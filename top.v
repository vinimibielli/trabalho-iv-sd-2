==> flow/design.v <==
module top(
    input start, op, reset, clock,
    input [31:0] data_a, data_b,
    output busy, ready,
    output [31:0] data_o
);
reg [1:0] EA;
reg [2:0] count;
reg [23:0] mantissa_a, mantissa_b;
reg [47:0] mantissa_soma;
reg [8:0] expoente_a, expoente_b;
reg sinal_o;
reg [8:0] expoente_o;
reg [22:0] mantissa_o;
wire [23:0] mantissa_b_inv;
wire[8:0] expoente_calculo;
wire complemento;
reg erro;
reg [6:0] virgula;
reg soma;
wire loop;
wire loop1;
wire loop2;
reg [4:0] loopcount;
reg A;
always @(posedge clock or posedge reset)
begin
    if(reset == 1'b1)
    begin
        EA <= 2'd0;
    end
    else
    begin
        case(EA)
            2'd0 : begin
                if(start == 1'b1)
                begin
                    EA <= 2'd1;
                end
            end
            2'd1 : begin
                if(count == 3'd7)
                begin
                    EA <= 2'd2;
                end
            end
            2'd2 : begin
                if(ready == 1'b1)
                begin
                    EA <= 2'd0;
                end
            end
        endcase   
    end
end
always @(posedge clock)
begin
    if((EA == 'd0 || EA == 2'd2 || start == 1'b1) && EA != 2'd1)
    begin
        count = 3'd0;
    end
    else
    begin
        if(loop == 1'b1)
        begin
            count <= count;
        end
        else
        begin
        count <= count + 1'd1;
        end
    end
end
always @(posedge clock)
begin
    if(loop == 1'b0)
    begin
        if(EA == 2'd1)
        begin
            loopcount <= loopcount;
        end
        else
        begin
        loopcount = 3'd0;
        end
    end
    else
    begin
        loopcount <= loopcount + 1'd1;
    end
end
always @(posedge clock or posedge reset)
begin
    if(reset == 1'b1)
    begin
        mantissa_a <= 23'd0;
        mantissa_b <= 23'd0;
        mantissa_o <= 23'd0;
        expoente_a <= 8'd0;
        expoente_b <= 8'd0;
        expoente_o <= 8'd0;
        A <= 1'b0;
        soma <= 1'b0;
    end
    else
    begin
        case(count)
        3'd0 : begin  
            expoente_a <= data_a[30:23];
            expoente_b <= data_b[30:23];
            virgula <= 7'd22;
            erro <= 1'b0;
            mantissa_soma <= 48'd0;
            mantissa_a <= {1'b1, data_a[22:0]};
            mantissa_b <= {1'b1, data_b[22:0]};
            soma <= 1'b0;
            erro <= 1'b0;
        end
        3'd1 : begin  
            if(expoente_calculo > 9'd23)
            begin
                if(expoente_a > expoente_b)
                begin
                    mantissa_soma <= {1'b0, mantissa_a, 23'd0};
                    expoente_o <= expoente_b;
                    A <= 1'b1;
                end
                else
                begin
                    mantissa_soma <= {1'b0, mantissa_b, 23'd0};
                    expoente_o <= expoente_a;
                end
            end
            else if(expoente_calculo <= 9'd23 && expoente_calculo != 9'd0)
            begin
                if(expoente_a > expoente_b)
                begin
                    mantissa_soma <= mantissa_a << expoente_calculo;
                    expoente_o <= expoente_b;
                    A <= 1'b1;
                end
                else
                begin
                    mantissa_soma <= mantissa_b << expoente_calculo;
                    expoente_o <= expoente_a;
                end
            end
            else
            begin
                expoente_o <= expoente_a;
                mantissa_soma <= mantissa_a;
                A <= 1'b1;
            end
        end
        3'd2 : begin  
            if(data_a[31] == 1'b1)
            begin
                if(A == 1'b1)
                begin
                    mantissa_soma <= ~mantissa_soma + 1'b1;
                end
                else
                begin
                    mantissa_a <= ~mantissa_a + 1'b1;
                end
            end
            if(data_b[31] == 1'b1)
            begin
                if(A == 1'b0)
                begin
                    mantissa_soma <= ~mantissa_soma + 1'b1;
                end
                else
                begin
                    mantissa_b <= ~mantissa_b + 1'b1;
                end
            end
        end
        3'd3 : begin  
        if(expoente_a > expoente_b && expoente_calculo < 8'd23)
        begin
            erro <= mantissa_b[expoente_calculo];
        end
        else if (expoente_calculo < 8'd23)
        begin
            erro <= mantissa_a[expoente_calculo];
        end
                if(op == 1'b0)
                begin
                    if(data_b == 1'b1)
                    begin
                        mantissa_soma[47:24] <= mantissa_soma[47:24] + 24'hFFFFFF;
                        mantissa_soma[23:0] <= mantissa_soma[23:0] + mantissa_b;
                    end
                    else
                    begin
                    mantissa_soma <= mantissa_soma + mantissa_b;
                    end
                end
                else
                begin
                if(data_b == 1'b1)
                    begin
                        mantissa_soma[47:24] <= mantissa_soma[47:24] - 24'hFFFFFF;
                        mantissa_soma[23:0] <= mantissa_soma[23:0] - mantissa_b;
                    end
                    else
                    begin
                    mantissa_soma <= mantissa_soma - mantissa_b;
                    end 
                end
        end
        3'd4 : begin  
        if(mantissa_soma[47] == 1'b1)
        begin
            sinal_o <= 1'b1;
            mantissa_soma <= ~mantissa_soma + 1'b1;
        end
        else
        begin
            sinal_o <= 1'b0;
        end
        end
        3'd5 : begin  
        if(|mantissa_soma[46:24] == 1'b1)
            begin
                soma <= 1'b1;
                mantissa_soma <= mantissa_soma >> 1'b1;
            end
        else
        begin
            if(|mantissa_soma[22:0] == 1'b1)
            begin
                mantissa_soma <= mantissa_soma << 1'b1;
            end
        end
        end
        3'd6 : begin  
        if(soma == 1'b1)
        begin
            expoente_o <= expoente_o + loopcount;
        end
        else
        begin
            expoente_o <= expoente_o - loopcount;
        end
        end
        3'd7 : begin  
        mantissa_o <= mantissa_soma[22:0];
        end
        endcase
    end
end
assign expoente_calculo = (expoente_a > expoente_b) ? expoente_a - expoente_b : (expoente_b > expoente_a) ? expoente_b - expoente_a : 8'd0;
assign data_o[31] = (EA == 2'd2) ? sinal_o : 1'b0;
assign data_o[30:23] = (EA == 2'd2) ? expoente_o[7:0] : 8'd0;
assign data_o[22:0] = (EA == 2'd2 && complemento == 1'b1) ? mantissa_o - erro : (EA == 2'd2 && complemento == 1'b0) ? mantissa_o + erro : 8'd0;
assign busy = (EA == 2'd1) ? 1'b1 : 1'b0;
assign ready = (EA == 2'd2) ? 1'b1 : 1'b0;
assign complemento = ((op == 1'b1 && data_a[31] == data_b[31]) || (op == 1'b0 && data_a[31] != data_b[31])) ? 1'b1 : 1'b0;
assign mantissa_b_inv = ~mantissa_b + 1'b1;
assign loop1 = (count == 3'd5 && (|mantissa_soma[46:24] == 1'b1)) ? 1'b1 : 1'b0;
assign loop2 = (count == 3'd5 && (|mantissa_soma[22:0] == 1'b1) && loop1 == 1'b0 && mantissa_soma[23] != 1'b1) ? 1'b1 : 1'b0;
assign loop = (loop1 || loop2 == 1'b1) ? 1'b1 : 1'b0;
endmodule
### Tool chain data of top

What the tools print for top, step after step.
Lines are those of the file above, counted from 1.
Operators: Yosys type, input widths -> output width; for muxes data width and select width s.
Library cell names are shortened.
Not given: --

| set-up | value |
|---|---|
| top module | top |
| clock port | clock |
| standard-cell library | sky130hd |
| timing corner | tt_025C_1v80 |

### Elaborated design

Counts by Yosys on the flattened word-level netlist (proc, flatten, opt, wreduce; memories kept). Register bits leave out memories and registers merged into their read ports (data or address). Print and check cells are left out. Cells with the same type and inputs are merged into one.

| bit counts | value |
|---|---|
| word width x clocked read ports | 0 |
| ROM bits | 0 |
| latch bits | 0 |
| memory cells | 0 |
| output and inout bits | 34 |
| cells after elaboration | 176 |
| bits in writable memories | 0 |
| bits of input ports | 68 |
| bits in registers | 158 |

| cells by class | value |
|---|---|
| multipliers | 0 |
| order comparisons | 5 |
| mux-type cells | 68 |
| shift-type cells | 4 |
| reduce/logical cells | 34 |
| add/subtract/negate cells | 17 |
| divide/modulo/power cells | 0 |
| equal/unequal tests | 25 |
| bitwise operators | 8 |

Operators by type and width:

| cell | number |
|---|---|
| $mux 24 | 31 |
| $pmux 24 s6 | 2 |
| $shl 24x9->48 | 2 |
| $pmux 24 s2 | 2 |
| $mux 23 | 3 |
| $add 24x1->24 const B | 2 |
| $shiftx 24x9->1 | 2 |
| $not 24->24 | 2 |
| $add 48x1->48 const B | 1 |
| $add 48x24->48 | 1 |
| $sub 48x24->48 | 1 |
| $not 48->48 | 1 |
| $reduce_or 23->1 | 2 |
| $mux 9 | 5 |
| $eq 32x1->1 const B | 1 |
| $add 24x24->24 | 1 |
| $sub 24x24->24 | 1 |
| $add 24x24->24 const B | 1 |
| $sub 24x24->24 const B | 1 |
| $add 23x1->23 | 1 |
| $sub 23x1->23 | 1 |
| $sub 8x8->9 | 2 |
| $pmux 9 s2 | 1 |
| $ne 2x2->1 const B | 8 |
| $gt 8x8->1 | 2 |
| $mux 8 | 2 |
| $mux 1 | 14 |
| $eq 3x3->1 const B | 4 |

Not listed: further kinds 31, cells in them 64.

### Logic depth

Longest topological path by Yosys (ltp), each cell counted once; first at word level (registers and memories cut), then after technology mapping (sequential cells cut; the memories' decode and read muxes count).

| logic depth | value |
|---|---|
| word-level depth | 10 |
| ABC_AREA | 0 |
| mapped depth | 19 |

### After synthesis

The flow's flattened synthesis, as Yosys stat reports it; memories are mapped. The netlist is that of the ABC_AREA named above (0 if unset); the other value can give another one.
Totals and module areas in this step are rounded.

| synthesis totals | value |
|---|---|
| mapped flip-flops | 158 |
| standard cells after synthesis | 2477 |
| chip area (Yosys) | 18700 um2 |
| sequential area | 4220 um2 |

Cell types:

| type | number | area in all (um2) |
|---|---|---|
| dfrtp_1 | 99 | 2.48E+03 |
| mux2i_1 | 166 | 1.66E+03 |
| edfxtp_1 | 55 | 1.65E+03 |
| ha_1 | 89 | 1.11E+03 |
| a21oi_1 | 206 | 1.03E+03 |
| o21ai_0 | 199 | 995.955 |
| nand2_1 | 224 | 840.806 |
| nor2_1 | 202 | 758.227 |
| clkbuf_1 | 159 | 596.822 |
| nor3_1 | 104 | 520.499 |
| xnor2_1 | 54 | 472.954 |
| inv_1 | 118 | 442.925 |
| mux2_2 | 30 | 337.824 |
| nand3_1 | 62 | 310.298 |
| xor2_1 | 34 | 297.786 |
| a211oi_1 | 39 | 292.781 |
| a221o_1 | 29 | 290.278 |
| a221oi_1 | 30 | 262.752 |

Other cell types: 65; their cells: 578.

### Path before layout

Path of least setup slack by OpenSTA after synthesis, without wires, with an ideal clock, recovery checks aside; 20% of the period is set as input and as output delay. Where synthesis merged equal registers, the netlist keeps one of their names.

| timing after synthesis | value |
|---|---|
| path type | in2reg |
| start | input port reset |
| end | register mantissa_soma[0] |
| buffers on the path | 0 |
| delay of the path | 4.216 ns |
| arrival time | 4.904 ns |
| path slack | 0.168 ns |
| setup time | 0.408 ns |
| required time | 5.072 ns |
| driving pins on the path | 4 |
| clock period | 5.48 ns |
| input delay | 1.096 ns |
| synthesis period reached | 5.312 ns |

"delay of the path" = arrival - input delay + setup time.
"driving pins on the path" counts driving pins, that of a launching flip-flop among them; a cell with two outputs on the path counts twice.
"synthesis period reached" = period - worst setup slack (recovery checks aside). The figure is calculated, with input and output delays left at 20% of the set period.
The rows between start and end are the longest chain of elaborated cells between them; the timing report does not say that the signal goes this way. Where chains are equally long, one stands for them.
A line is the first line of the expression or statement that the cell stems from. Yosys adds cells for indexed reads and writes and turns some case tables into memories.
At most two assigning lines are given for a register; there are more.

| on the way, after synthesis | value |
|---|---|
| path through | inv_1 > o41ai_1 > a31oi_1 > o21a_1 |
| cells in the longest elaborated chain | 2 |
| elaborated cells on any way between the ends | 2 |
| classes of those cells | 1 x logic; 1 x reduce/logical |

Ends and longest elaborated chain, after synthesis:

| item | line | source |
|---|---|---|
| start, declared | 2 | `input start, op, reset, clock,` |
| $not 1->1 | -- |  |
| $reduce_and 4->1 | -- |  |
| end, assigned | 124 | `mantissa_soma <= {1'b0, mantissa_a, 23'd0};` |
| end, assigned | 130 | `mantissa_soma <= {1'b0, mantissa_b, 23'd0};` |
| end, declared | 10 | `reg [47:0] mantissa_soma;` |

### Worst path after layout

From the final timing report of run 2: the path of least setup slack in the routed layout; clock arrival at registers is part of the times.

| timing post-layout | value |
|---|---|
| path type | reg2out |
| start | register mantissa_o[3] |
| end | output port data_o[20] |
| output delay | 1.32 ns |
| arrival time | 4.28 ns |
| required time | 5.28 ns |
| buffers on the path | 1 |
| path slack | 1.00 ns |
| clock period | 6.6 ns |
| driving pins on the path | 10 |

The rows between start and end are the longest chain of elaborated cells between them; the timing report does not say that the signal goes this way. Where chains are equally long, one stands for them.

| on the way, post-layout | value |
|---|---|
| path through | dfrtp_2 > or4_4 > or3_4 > or4_4 > or3_4 > or4_4 > o32ai_2 > xor2_1 > and2_1 > clkdlybuf4s50_1 |
| cells in the longest elaborated chain | 3 |
| elaborated cells on any way between the ends | 4 |
| classes of those cells | 2 x add/sub; 2 x mux |

Ends and longest elaborated chain, post-layout:

| item | line | source |
|---|---|---|
| start, declared | 14 | `reg [22:0] mantissa_o;` |
| start, assigned | 98 | `mantissa_o <= 23'd0;` |
| start, assigned | 249 | `mantissa_o <= mantissa_soma[22:0];` |
| $add 23x1->23 | 257 | `assign data_o[22:0] = (EA == 2'd2 && complemento == 1'b1) ? mantissa_o - erro : (EA == 2'd2 && complemento == ...` |
| $mux 23 (2 in a row) | 257 |  |
| end, declared | 5 | `output [31:0] data_o` |

Appendix: measured runs

Module top, platform sky130hd: 2 stored runs of the flow (Yosys, OpenROAD) with differing settings, in no particular order. Input and output delays are each 20% of the period that was set; the output load is 0.01 pF.
"achieved period" = clock period - worst setup slack. The figure is calculated, with input and output delays left at 20% of the set period.
"time of the worst setup path" = time allowed to the worst setup path (clock period - input delay - output delay, where it has them) - its slack; a late launch clock adds to it, a late capture clock takes from it.
The results are shown rounded.
A setting shown as . is not set for that run.
Results: . = not shown.

| run | period_ns | CORE_UTILIZATION | PLACE_DENSITY | CORE_MARGIN | CELL_PAD_IN_SITES_DETAIL_PLACEMENT | TNS_END_PERCENT | ABC_AREA | GPL_TIMING_DRIVEN | CTS_CLUSTER_SIZE | SLEW_MARGIN | CAP_MARGIN | SETUP_SLACK_MARGIN | total die area (um2) | achieved period (ns) | setup slack of the worst path (ns) | standard-cell area of the final layout (um2) | utilization in the final report | time of the worst setup path (ns) | kind of the worst setup path | worst hold slack in the final report (ns) | synthesized cell area (um2) | summed negative setup slack (ns) |
|---|---|---|---|---|---|---|---|---|---|---|---|---|---|---|---|---|---|---|---|---|---|---|
| run 1 | 11.5 | 54 | 0.37 | 3 | 1 | 5 | 1 | 0 | 93 | 0 | 20 | . | . | . | . | . | . | . | . | . | . | . |
| run 2 | 6.6 | 40 | . | 2 | . | . | . | . | . | 20 | 20 | 0.91 | 48400 | 5.596 | 1.00 | 20800 | 0.448 | 4.28 | reg2out | 0.529 | 18700 | 0.000 |

Run 1: no results, routing failed with GRT-0116
